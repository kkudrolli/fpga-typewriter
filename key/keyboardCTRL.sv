==> flow/design.v <==
module keyboard(
  input bit clk_k,  
  input bit data,  
  output bit [7:0] led,  
  output bit parity_error,  
  output bit rdy);  
  reg [9:0] register; 
  bit [3:0] counter; 
  bit       parity;
  assign led = register[9:2];
  assign parity = register[1];
  always_ff@(negedge clk_k)
    begin
      register <= {register[8:0], data};
      if(counter == 4'b1011)
        counter <= 4'b0000; 
      else 
        counter <= counter + 4'b1;  
    end     
  always_ff@(posedge clk_k)
    begin
      if(counter == 4'b1011) 
        if(!parity == ^led)
          rdy <= 1'b1;
        else 
          parity_error <= 1'b1;
      else begin
        rdy <= 1'b0;
        parity_error <= 1'b0; 
      end 
    end 
endmodule 
module decoder(
  input bit clk, reset_l,
  input bit [7:0] led_de,
  input bit doneFromPrinter,
  input bit rdyFromKey, 
  output bit rdyToPrint, 
  output bit [7:0] ascii);
  bit [7:0] ascii_tmp;
  always_ff@(posedge clk,negedge reset_l)
    if(~reset_l) begin 
      ascii <= 8'h3D;  
      rdyToPrint <= 1'b0; 
    end
    else begin
      if(doneFromPrinter && rdyFromKey) begin 
        rdyToPrint <= 1'b1;  
        ascii <= ascii_tmp; 
      end 
      else begin
        rdyToPrint <= 1'b0;
        ascii <= 8'h3D;  
      end 
    end 
   ascii_translation at(.keyboard_input(ascii_tmp),.led(led_de));
endmodule 
module ascii_translation(
    input bit [7:0] led,
    output bit [7:0] keyboard_input
  );
  always_comb begin
      keyboard_input = 8'b0;
      case (led)
        8'b0011_1000: keyboard_input = 8'h41;  
        8'b0100_1100: keyboard_input = 8'h42;  
        8'b1000_0100: keyboard_input = 8'h43;  
        8'b1100_0100: keyboard_input = 8'h44;  
        8'b0010_0100: keyboard_input = 8'h45;  
        8'b1101_0100: keyboard_input = 8'h46;  
        8'b0010_1100: keyboard_input = 8'h47;  
        8'b1100_1100: keyboard_input = 8'h48;  
        8'b1100_0010: keyboard_input = 8'h49;  
        8'b1101_1100: keyboard_input = 8'h4a;  
        8'b0100_0010: keyboard_input = 8'h4b;  
        8'b1101_0010: keyboard_input = 8'h4c;  
        8'b0101_1100: keyboard_input = 8'h4d;  
        8'b1000_1100: keyboard_input = 8'h4e;  
        8'b0010_0010: keyboard_input = 8'h4f;  
        8'b1011_0010: keyboard_input = 8'h50;  
        8'b1010_1000: keyboard_input = 8'h51;  
        8'b1011_0100: keyboard_input = 8'h52;  
        8'b1101_1000: keyboard_input = 8'h53;  
        8'b0011_0100: keyboard_input = 8'h54;  
        8'b0011_1100: keyboard_input = 8'h55;  
        8'b0101_0100: keyboard_input = 8'h56;  
        8'b1011_1000: keyboard_input = 8'h57;  
        8'b0100_0100: keyboard_input = 8'h58;  
        8'b1010_1100: keyboard_input = 8'h59;  
        8'b0101_1000: keyboard_input = 8'h5a;  
        8'b0110_1000: keyboard_input = 8'h31;  
        8'b0111_1000: keyboard_input = 8'h32;  
        8'b0110_0100: keyboard_input = 8'h33;  
        8'b1010_0100: keyboard_input = 8'h34;  
        8'b0111_0100: keyboard_input = 8'h35;  
        8'b0110_1100: keyboard_input = 8'h36;  
        8'b1011_1100: keyboard_input = 8'h37;  
        8'b0111_1100: keyboard_input = 8'h38;  
        8'b0110_0010: keyboard_input = 8'h39;  
        8'b1010_0010: keyboard_input = 8'h30;  
		  default: keyboard_input = 8'b0;
      endcase
  end
endmodule
* Tool chain data of keyboard
What the tools print for keyboard, step after step. Lines are those of the file above, counted from 1. Operators: Yosys type, input widths -> output width; for muxes data width and select width s. Cell names lack the library's common part. The mark -- stands for no value.
Set-up: top keyboard, clock clk_k, library sky130hd, corner tt_025C_1v80

* Word level
Yosys after proc, flatten, opt, wreduce and memory -nomap, before mapping. Enables and synchronous resets that opt folds into registers are not counted as muxes. Memory bits, and registers merged into a memory's read port (data or address), are not among the register bits. Print and check cells are not counted.
Storage and ports: flip-flop bits (word level) 16, latch bits 0, bits in writable memories 0, bits in read-only memories 0, clocked read ports x word width 0, memory cells 0, input bits 2, output and inout bits 10, cells after elaboration 9
Cells by class: add/sub/neg operators 1, multiply operators 0, div/mod/pow operators 0, order comparisons 0, equality and inequality tests 2, shift operators 0, muxes and demuxes 0, bitwise logic cells 0, reduce/logical cells 2
Operators with widths (number):
- $reduce_xor 8->1 | 1
- $add 4x1->4 const B | 1
- $eq 4x4->1 const B | 1
- $eq 1x1->1 | 1
- $logic_not 1->1 | 1

* Logic depth
Longest topological path by Yosys (ltp), each cell counted once; first at word level (registers and memories cut), then after technology mapping (sequential cells cut; the memories' decode and read muxes count).
Depth: depth after elaboration 2, ABC_AREA 0, depth in mapped cells 4, mapped depth without buffers 4

* Synthesis result
Yosys stat after the flow's synthesis: flattened, memories mapped to cells. It holds for the ABC_AREA given above (unset counts as 0); a run with the other value may have another netlist.
Synthesis totals: standard cells after synthesis 46, chip area (Yosys) 551.8 um2, sequential area 320.3 um2, flip-flops 16, buffers 8
Cells by type:
- dfxtp_1 | number 16, total area 320.307 um2
- buf_4 | number 8, total area 60.058 um2
- xnor2_1 | number 4, total area 35.034 um2
- xnor3_1 | number 1, total area 22.522 um2
- xnor2_2 | number 1, total area 16.266 um2
- ha_1 | number 1, total area 12.512 um2
- nand2b_1 | number 2, total area 12.512 um2
- a21oi_1 | number 2, total area 10.01 um2
- nand3_1 | number 2, total area 10.01 um2
- o21ai_0 | number 2, total area 10.01 um2
- o21ba_1 | number 1, total area 10.01 um2
- xor2_1 | number 1, total area 8.758 um2
- inv_1 | number 2, total area 7.507 um2
- and2_1 | number 1, total area 6.256 um2
- nor2b_1 | number 1, total area 6.256 um2
- nand2_1 | number 1, total area 3.754 um2

# Flow runs of keyboard

Measured results for keyboard: 2 stored runs of the Yosys and OpenROAD flow on sky130hd. The settings differ; the order carries no meaning. The constraints put input and output delay at 20% of the set period each and load the outputs with 0.01 pF.
By "total power after layout" is meant OpenSTA's value without simulated activity: inputs other than the clock are taken to toggle once in ten clock periods, and the tool carries that through the logic.

[stored run 1] flow files
==> flow/run.sh <==
#!/bin/bash
# the make line also repeats the synthesis and layout settings of config.mk as NAME=value (left out here)
make -C /OpenROAD-flow-scripts/flow DESIGN_CONFIG=/design/flow/config.mk WORK_HOME=/design/flow/orfs CLKGATE_MAP_FILE= finish
==> flow/config.mk <==
export PLATFORM = sky130hd
export DESIGN_NAME = keyboard
export DESIGN_NICKNAME = keyboard
export VERILOG_FILES = /design/flow/design.v
export SDC_FILE = /design/flow/constraint.sdc
export NUM_CORES = 4
export LEC_CHECK = 0
export CAP_MARGIN = 30
export CELL_PAD_IN_SITES_DETAIL_PLACEMENT = 1
export CORE_ASPECT_RATIO = 1.6
export CORE_MARGIN = 8
export CORE_UTILIZATION = 57
export MAX_ROUTING_LAYER = met4
export PLACE_DENSITY = 0.57
export SETUP_SLACK_MARGIN = 0.7
export SLEW_MARGIN = 20
==> flow/constraint.sdc <==
create_clock -name core_clock -period 3.56 [get_ports {clk_k}]
set_input_delay 0.7120 -clock core_clock [delete_from_list [all_inputs] [get_ports {clk_k}]]
set_output_delay 0.7120 -clock core_clock [all_outputs]
set_load 0.01 [all_outputs]

[stored run 1] result: no final report: floorplanning broke off with PDN-0185

[stored run 2] flow files
==> flow/run.sh <==
#!/bin/bash
# the make line also repeats the synthesis and layout settings of config.mk as NAME=value (left out here)
make -C /OpenROAD-flow-scripts/flow DESIGN_CONFIG=/design/flow/config.mk WORK_HOME=/design/flow/orfs CLKGATE_MAP_FILE= finish
==> flow/config.mk <==
export PLATFORM = sky130hd
export DESIGN_NAME = keyboard
export DESIGN_NICKNAME = keyboard
export VERILOG_FILES = /design/flow/design.v
export SDC_FILE = /design/flow/constraint.sdc
export NUM_CORES = 4
export LEC_CHECK = 0
export ABC_AREA = 1
export CAP_MARGIN = 40
export CELL_PAD_IN_SITES_GLOBAL_PLACEMENT = 3
export CORE_MARGIN = 3
export CORE_UTILIZATION = 16
export CTS_CLUSTER_DIAMETER = 332
export CTS_CLUSTER_SIZE = 89
export GPL_ROUTABILITY_DRIVEN = 1
export GPL_TIMING_DRIVEN = 1
export MIN_ROUTING_LAYER = met1
export PLACE_DENSITY = 0.83
export SETUP_SLACK_MARGIN = -0.01
export SLEW_MARGIN = 20
==> flow/constraint.sdc <==
create_clock -name core_clock -period 3.55 [get_ports {clk_k}]
set_input_delay 0.7100 -clock core_clock [delete_from_list [all_inputs] [get_ports {clk_k}]]
set_output_delay 0.7100 -clock core_clock [all_outputs]
set_load 0.01 [all_outputs]

[stored run 2] result: synthesized cell area 650.6 um2; summed negative setup slack 0 ps; total power after layout 0.0004259 W; overall die area 4,867.9 um2; utilization 22.2%; std-cell area (final layout) 844.6 um2; post-route worst hold slack 313 ps; worst setup slack after layout 83 ps
