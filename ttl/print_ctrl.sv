==> flow/design.v <==
module print_control (
    input  logic       clk, rst_l, rdy,
    input  logic [7:0] ascii,
    output logic       done,
	 output  logic      tx, gnd);
    logic [7:0] trans_byte_in;
    logic       trans_done, trans_set_byte;
    assign gnd = 0; 
    proto_fsm pfsm (.clk(clk), .rst_l(rst_l), .trans_done(trans_done), 
                    .recv_rdy(rdy), .recv_byte_in(ascii), .trans_byte_in(trans_byte_in),
                    .trans_set_byte(trans_set_byte), .recv_done(done));
    trans_fsm tfsm (.clk(clk), .rst_l(rst_l), .set_byte(trans_set_byte),
                    .byte_in(trans_byte_in), .tx(tx), .done(trans_done));
endmodule: print_control
module proto_fsm (
    input  logic       clk, rst_l, trans_done, recv_rdy,
    input  logic [7:0] recv_byte_in,
    output logic [7:0] trans_byte_in,
    output logic       trans_set_byte, recv_done);
    enum logic [1:0] {s_delay, s_init, s_char} cs, ns;
    logic [25:0] delay_count;
    logic inc_delay;
    always_ff @(posedge clk, negedge rst_l) begin
        if (~rst_l) begin
            cs <= s_delay;
            delay_count <= 26'd0;
        end 
        else begin
            cs <= ns;
            delay_count <= (inc_delay) ? delay_count + 26'd1 : delay_count;
        end
    end
    always_comb begin
        ns = s_char;
        trans_byte_in = 8'd0;
        trans_set_byte = 1'b0;
        recv_done = 1'b0;
        inc_delay = 1'b0;
        case (cs) 
            s_delay: begin
                ns = (delay_count == 26'd50000000) ? s_init : s_delay;
                inc_delay = 1'b1;
            end
            s_init: begin
                ns = (trans_done) ? s_char : s_init;
                trans_byte_in = 8'd255; 
                trans_set_byte = ~trans_done;
            end
            s_char: begin
                ns = s_char;
                trans_byte_in = recv_byte_in;
                trans_set_byte = ~trans_done && recv_rdy;
                recv_done = trans_done;
            end
        endcase
    end
endmodule: proto_fsm
module trans_fsm (
    input  logic       clk, rst_l, set_byte,
    input  logic [7:0] byte_in,
    output logic       tx, done);
    enum logic [1:0] {s_idle, s_start, s_trans, s_stop} cs, ns;
    logic [12:0] sample_count;
    logic [3:0]  bit_count;
    logic [7:0]  trans_byte;
    logic        clr_bit, inc_bit, clr_sample, inc_sample;
    logic        clr_byte, shift;
	 logic [7:0]  seen_byte;
    always_ff @(posedge clk, negedge rst_l) begin
        if (~rst_l) begin
            cs <= s_idle;
            sample_count <= 'd0;
            bit_count <= 'd0;
            trans_byte <= 8'd0;
				seen_byte <= 0;
        end 
        else begin
            cs <= ns;
            sample_count <= (clr_sample) ? 13'd0 : 
                            ((inc_sample) ? sample_count + 13'd1 : sample_count);
            bit_count <= (clr_bit) ? 4'd0 : 
                         ((inc_bit) ? bit_count + 4'd1 : bit_count);
            trans_byte <= (clr_byte) ? 8'd0 :
                          ((shift) ? {1'b0, trans_byte[7:1]} :
                          ((set_byte && (seen_byte != byte_in)) ? byte_in : trans_byte));
				seen_byte <= byte_in;
        end
    end
    always_comb begin
        ns = s_idle;
        inc_bit = 1'b0;
        clr_bit = 1'b0;
        inc_sample = 1'b0;
        clr_sample = 1'b0;
        clr_byte = 1'b0;
        shift = 1'b0;
        tx = 1'b1;
        done = 1'b0;
        case (cs)
            s_idle: begin
                ns = (set_byte) ? s_start : s_idle; 
                tx = 1'b1;
            end
            s_start: begin
                ns = (sample_count == 13'd2604) ? s_trans : s_start;
                tx = 1'b0;
                inc_sample = 1'b1;
                clr_sample = (sample_count == 13'd2604);
            end
            s_trans: begin
                ns = (bit_count == 4'd8) ? s_stop : s_trans;
                tx = trans_byte[0];
                shift = (sample_count == 13'd2604);
                inc_bit = (sample_count == 13'd2604);
                inc_sample = 1'b1;
                clr_sample = (sample_count == 13'd2604);
            end
            s_stop: begin
                ns = (sample_count == 13'd2604) ? s_idle : s_stop;
                tx = 1'b0;
					 clr_bit = 1;
                clr_byte = (sample_count == 13'd2604);
                inc_sample = 1'b1;
                clr_sample = (sample_count == 13'd2604);
                done = (sample_count == 13'd2604);
            end
        endcase
    end
endmodule: trans_fsm
Tool chain data of print_control

The steps from the RTL of print_control to its reports follow in flow order.
Lines are those of the file above, counted from 1.
Operators: Yosys type, input widths -> output width; for muxes data width and select width s.
Library cell names are shortened.
The mark - stands for no value.

Design top: print_control
Clock: clk
Cell library: sky130hd
Timing corner: tt_025C_1v80

Word level

Counts by Yosys on the flattened word-level netlist (proc, flatten, opt, wreduce; memories kept). Register bits leave out memories and registers merged into their read ports (data or address). Print and check cells are left out. Cells with the same type and inputs are merged into one.

Cells after elaboration: 56
Output and inout port bits: 3
Register bits after elaboration: 63
Input bits: 11

Bitwise gates (word level): 1
Reduce/logical cells: 11
Multiplexer cells: 25
Add/sub/neg operators: 3
Equality and inequality tests: 9

Operators with widths:

| kind                  | count |
| $add 26x1->26 const B | 1 |
| $eq 26x26->1 const B  | 1 |
| $mux 13               | 2 |
| $mux 8                | 3 |
| $pmux 8 s2            | 1 |
| $add 13x1->13 const B | 1 |
| $eq 13x12->1 const B  | 1 |
| $pmux 1 s2            | 6 |
| $reduce_or 3->1       | 3 |
| $ne 8x8->1            | 1 |
| $pmux 2 s4            | 1 |
| $mux 4                | 2 |
| $eq 2x2->1 const B    | 3 |
| $mux 2                | 3 |
| $mux 1                | 5 |
| $eq 2x1->1 const B    | 2 |
| $logic_not 2->1       | 2 |
| $reduce_bool 2->1     | 2 |
| $add 4x1->4 const B   | 1 |
| $eq 4x4->1 const B    | 1 |
| $pmux 2 s2            | 1 |
| $reduce_bool 3->1     | 1 |
| $pmux 1 s3            | 1 |
| $logic_and 1x1->1     | 2 |
| $reduce_or 2->1       | 1 |
| $not 1->1             | 1 |

Depth

Depth = most cells in a row (Yosys ltp): at word level without a register or memory, in the mapped netlist without a sequential cell, where the memories' decode and read muxes count.

Word-level depth: 10
ABC_AREA: 0
Mapped depth: 9

Mapped cells and area

Source: synth_stat.txt of the flow (Yosys; design flattened, memories mapped). It holds for the ABC_AREA given above (unset counts as 0); a run with the other value may have another netlist.

Cells by type:

| type     | count | total area (µm²) |
| dfrtp_1  | 64    | 1.6E+03 |
| xnor2_1  | 21    | 183.926 |
| nand2_1  | 40    | 150.144 |
| xor2_1   | 14    | 122.618 |
| a21o_1   | 15    | 112.608 |
| nand3_1  | 20    | 100.096 |
| o221a_2  | 7     | 78.826 |
| ha_1     | 6     | 75.072 |
| o21ai_0  | 14    | 70.067 |
| and3_1   | 10    | 62.56 |
| and4_1   | 7     | 61.309 |
| nor4bb_1 | 6     | 60.058 |
| dfstp_2  | 2     | 52.55 |
| nor2_1   | 14    | 52.55 |
| nand4_1  | 8     | 50.048 |
| or4b_2   | 4     | 40.038 |
| a21oi_1  | 7     | 35.034 |
| a22o_1   | 4     | 35.034 |

Other cell types: 26; their cells: 60.

Sequential part of the area: 1654.1 µm²
Cell area after synthesis: 3326.9 µm²
Buffers: 12
Cell count: 323
Flip-flops: 66

By module: a second synthesis without flattening, with its own total; a netlist apart from the flattened one above.

Cells (unflattened synthesis): 296
Area (unflattened synthesis): 3265.6 µm²

Each row is one instance without its submodules.

By module:

| module        | cells | times used | area (µm²) |
| trans_fsm     | 161   | 1          | 1825.5 |
| proto_fsm     | 133   | 1          | 1428.9 |
| print_control | 2     | 1          | 11.3 |

Path before layout

Source: OpenSTA report_checks on the synthesized netlist (no wires, ideal clock, input and output delay 20% of the period each), path of least setup slack; recovery checks are left aside. Register names are those of the netlist, which keeps one name where synthesis merged equal registers.

Path type: register to register
Start: register pfsm.cs
End: register tfsm.trans_byte[0]
Path slack: -0.028 ns
Data arrival time: 1.905 ns
Time at the first pin: 0.000 ns
Stages on the path: 9
Delay of the path: 2.028 ns
Library setup time: 0.123 ns
Period: 2.0 ns
Data required time: 1.877 ns
Path buffers: 2
Synthesis period reached: 2.028 ns

"delay of the path" = arrival - input delay + setup time.
"stages on the path": output pins that drive a net of the path, with the launching flip-flop's if there is one; two outputs of one cell count as two.
"synthesis period reached" is the clock period less the worst setup slack; recovery checks do not enter. This is arithmetic on one report: input and output delays are still those of the set period (20% each).
Where an end lacks its bit number, it is one bit of the signal, or one of the new flip-flops if synthesis recoded a state register.

Cell sequence: dfrtp_1 buf_2 o21ai_0 or4b_2 nand3_1 a41o_1 buf_4 nand2_1 o221a_2

RTL lines, path after synthesis:

| what            | line | text |
| start, declared | 20   | `enum logic [1:0] {s_delay, s_init, s_char} cs, ns;` |
| start, assigned | 25   | `cs <= s_delay;` |
| start, assigned | 29   | `cs <= ns;` |
| end, assigned   | 74   | `trans_byte <= 8'd0;` |
| end, assigned   | 83   | `trans_byte <= (clr_byte) ? 8'd0 :` |
| end, declared   | 65   | `logic [7:0]  trans_byte;` |

Chain of elaborated cells between the ends: none given.

Timing after layout

From the final timing report of run A: the path of least setup slack in the routed layout; clock arrival at registers is part of the times.

Path type: register to output
Start: register tfsm.sample_count[12]
End: output done
Period: 2.15 ns
Stages on the path: 5
Path slack: -0.05 ns
Path buffers: 1
Data required time: 1.72 ns
Data arrival time: 1.77 ns
External output delay: 0.43 ns
Time at the first pin: 0.34 ns

Between the ends stands the longest chain of elaborated cells between them, by number of cells; it is not shown to be the way that was timed. Of several equally long chains one is given.
A line is the first line of the expression or statement that the cell stems from. Yosys adds cells for indexed reads and writes and turns some case tables into memories.

Cell sequence: dfrtp_1 or4b_4 nor3_4 and3_1 buf_2
Length of the longest elaborated chain: 3
Elaborated cells between the ends (all ways): 3
Classes of those cells: eq/ne (1); mux (2)

RTL lines, path after layout:

| what            | line | text |
| start, declared | 63   | `logic [12:0] sample_count;` |
| start, assigned | 72   | `sample_count <= 'd0;` |
| start, assigned | 79   | `sample_count <= (clr_sample) ? 13'd0 :` |
| $eq 13x12->1    | 125  | `done = (sample_count == 13'd2604);` |
| $pmux 1 s2      | 99   | `case (cs)` |
| $mux 1          | 39   | `case (cs)` |
| end, declared   | 4    | `output logic       done,` |

Subject: print_control on sky130hd, stored results

Hello all,

Measured data: module print_control, platform sky130hd, 2 stored runs of the flow under differing settings, order arbitrary. Input and output delays are each 20% of the period that was set; the output load is 0.01 pF.
"clock period achieved": clock period set for the run, less the worst setup slack. It is reckoned from that one timing run; input and output delays stay at 20% of the period that was set.
"time used up by the worst setup path" means the part of the period allowed to the worst setup path (the constraints hold back 20% at inputs and 20% at outputs) less its slack; where the path has registers, the arrival times of their clocks count too.
"total design power" is the tool's figure for a default switching activity; nothing was simulated.
A setting shown as . is not set for that run.

| name                                      | run A              | run B                |
| period_ns                                 | 2.15               | 2.02                 |
| SETUP_SLACK_MARGIN                        | 0.05               | 0.24                 |
| CAP_MARGIN                                | 20                 | 40                   |
| CORE_MARGIN                               | 2                  | 2                    |
| CORE_UTILIZATION                          | 40                 | 48                   |
| SLEW_MARGIN                               | 20                 | 35                   |
| PLACE_DENSITY                             | .                  | 0.57                 |
| GPL_TIMING_DRIVEN                         | .                  | 1                    |
| MIN_ROUTING_LAYER                         | .                  | met2                 |
| standard-cell area after routing (µm²)    | 4157.7             | 4541.9               |
| time used up by the worst setup path (ns) | 1.77               | 2.18                 |
| type of the worst setup path              | register to output | register to register |
| total design power (uW)                   | 2725               | 2647                 |
| area of the die (µm²)                     | 9063.0             | 7613.4               |
| clock period achieved (ns)                | 2.203              | 2.179                |
| sum of negative setup slack (ns)          | -0.053             | -0.788               |
| smallest setup slack (ns)                 | -0.053             | -0.159               |
| netlist area reported by Yosys (µm²)      | 3326.9             | 3326.9               |

Thanks
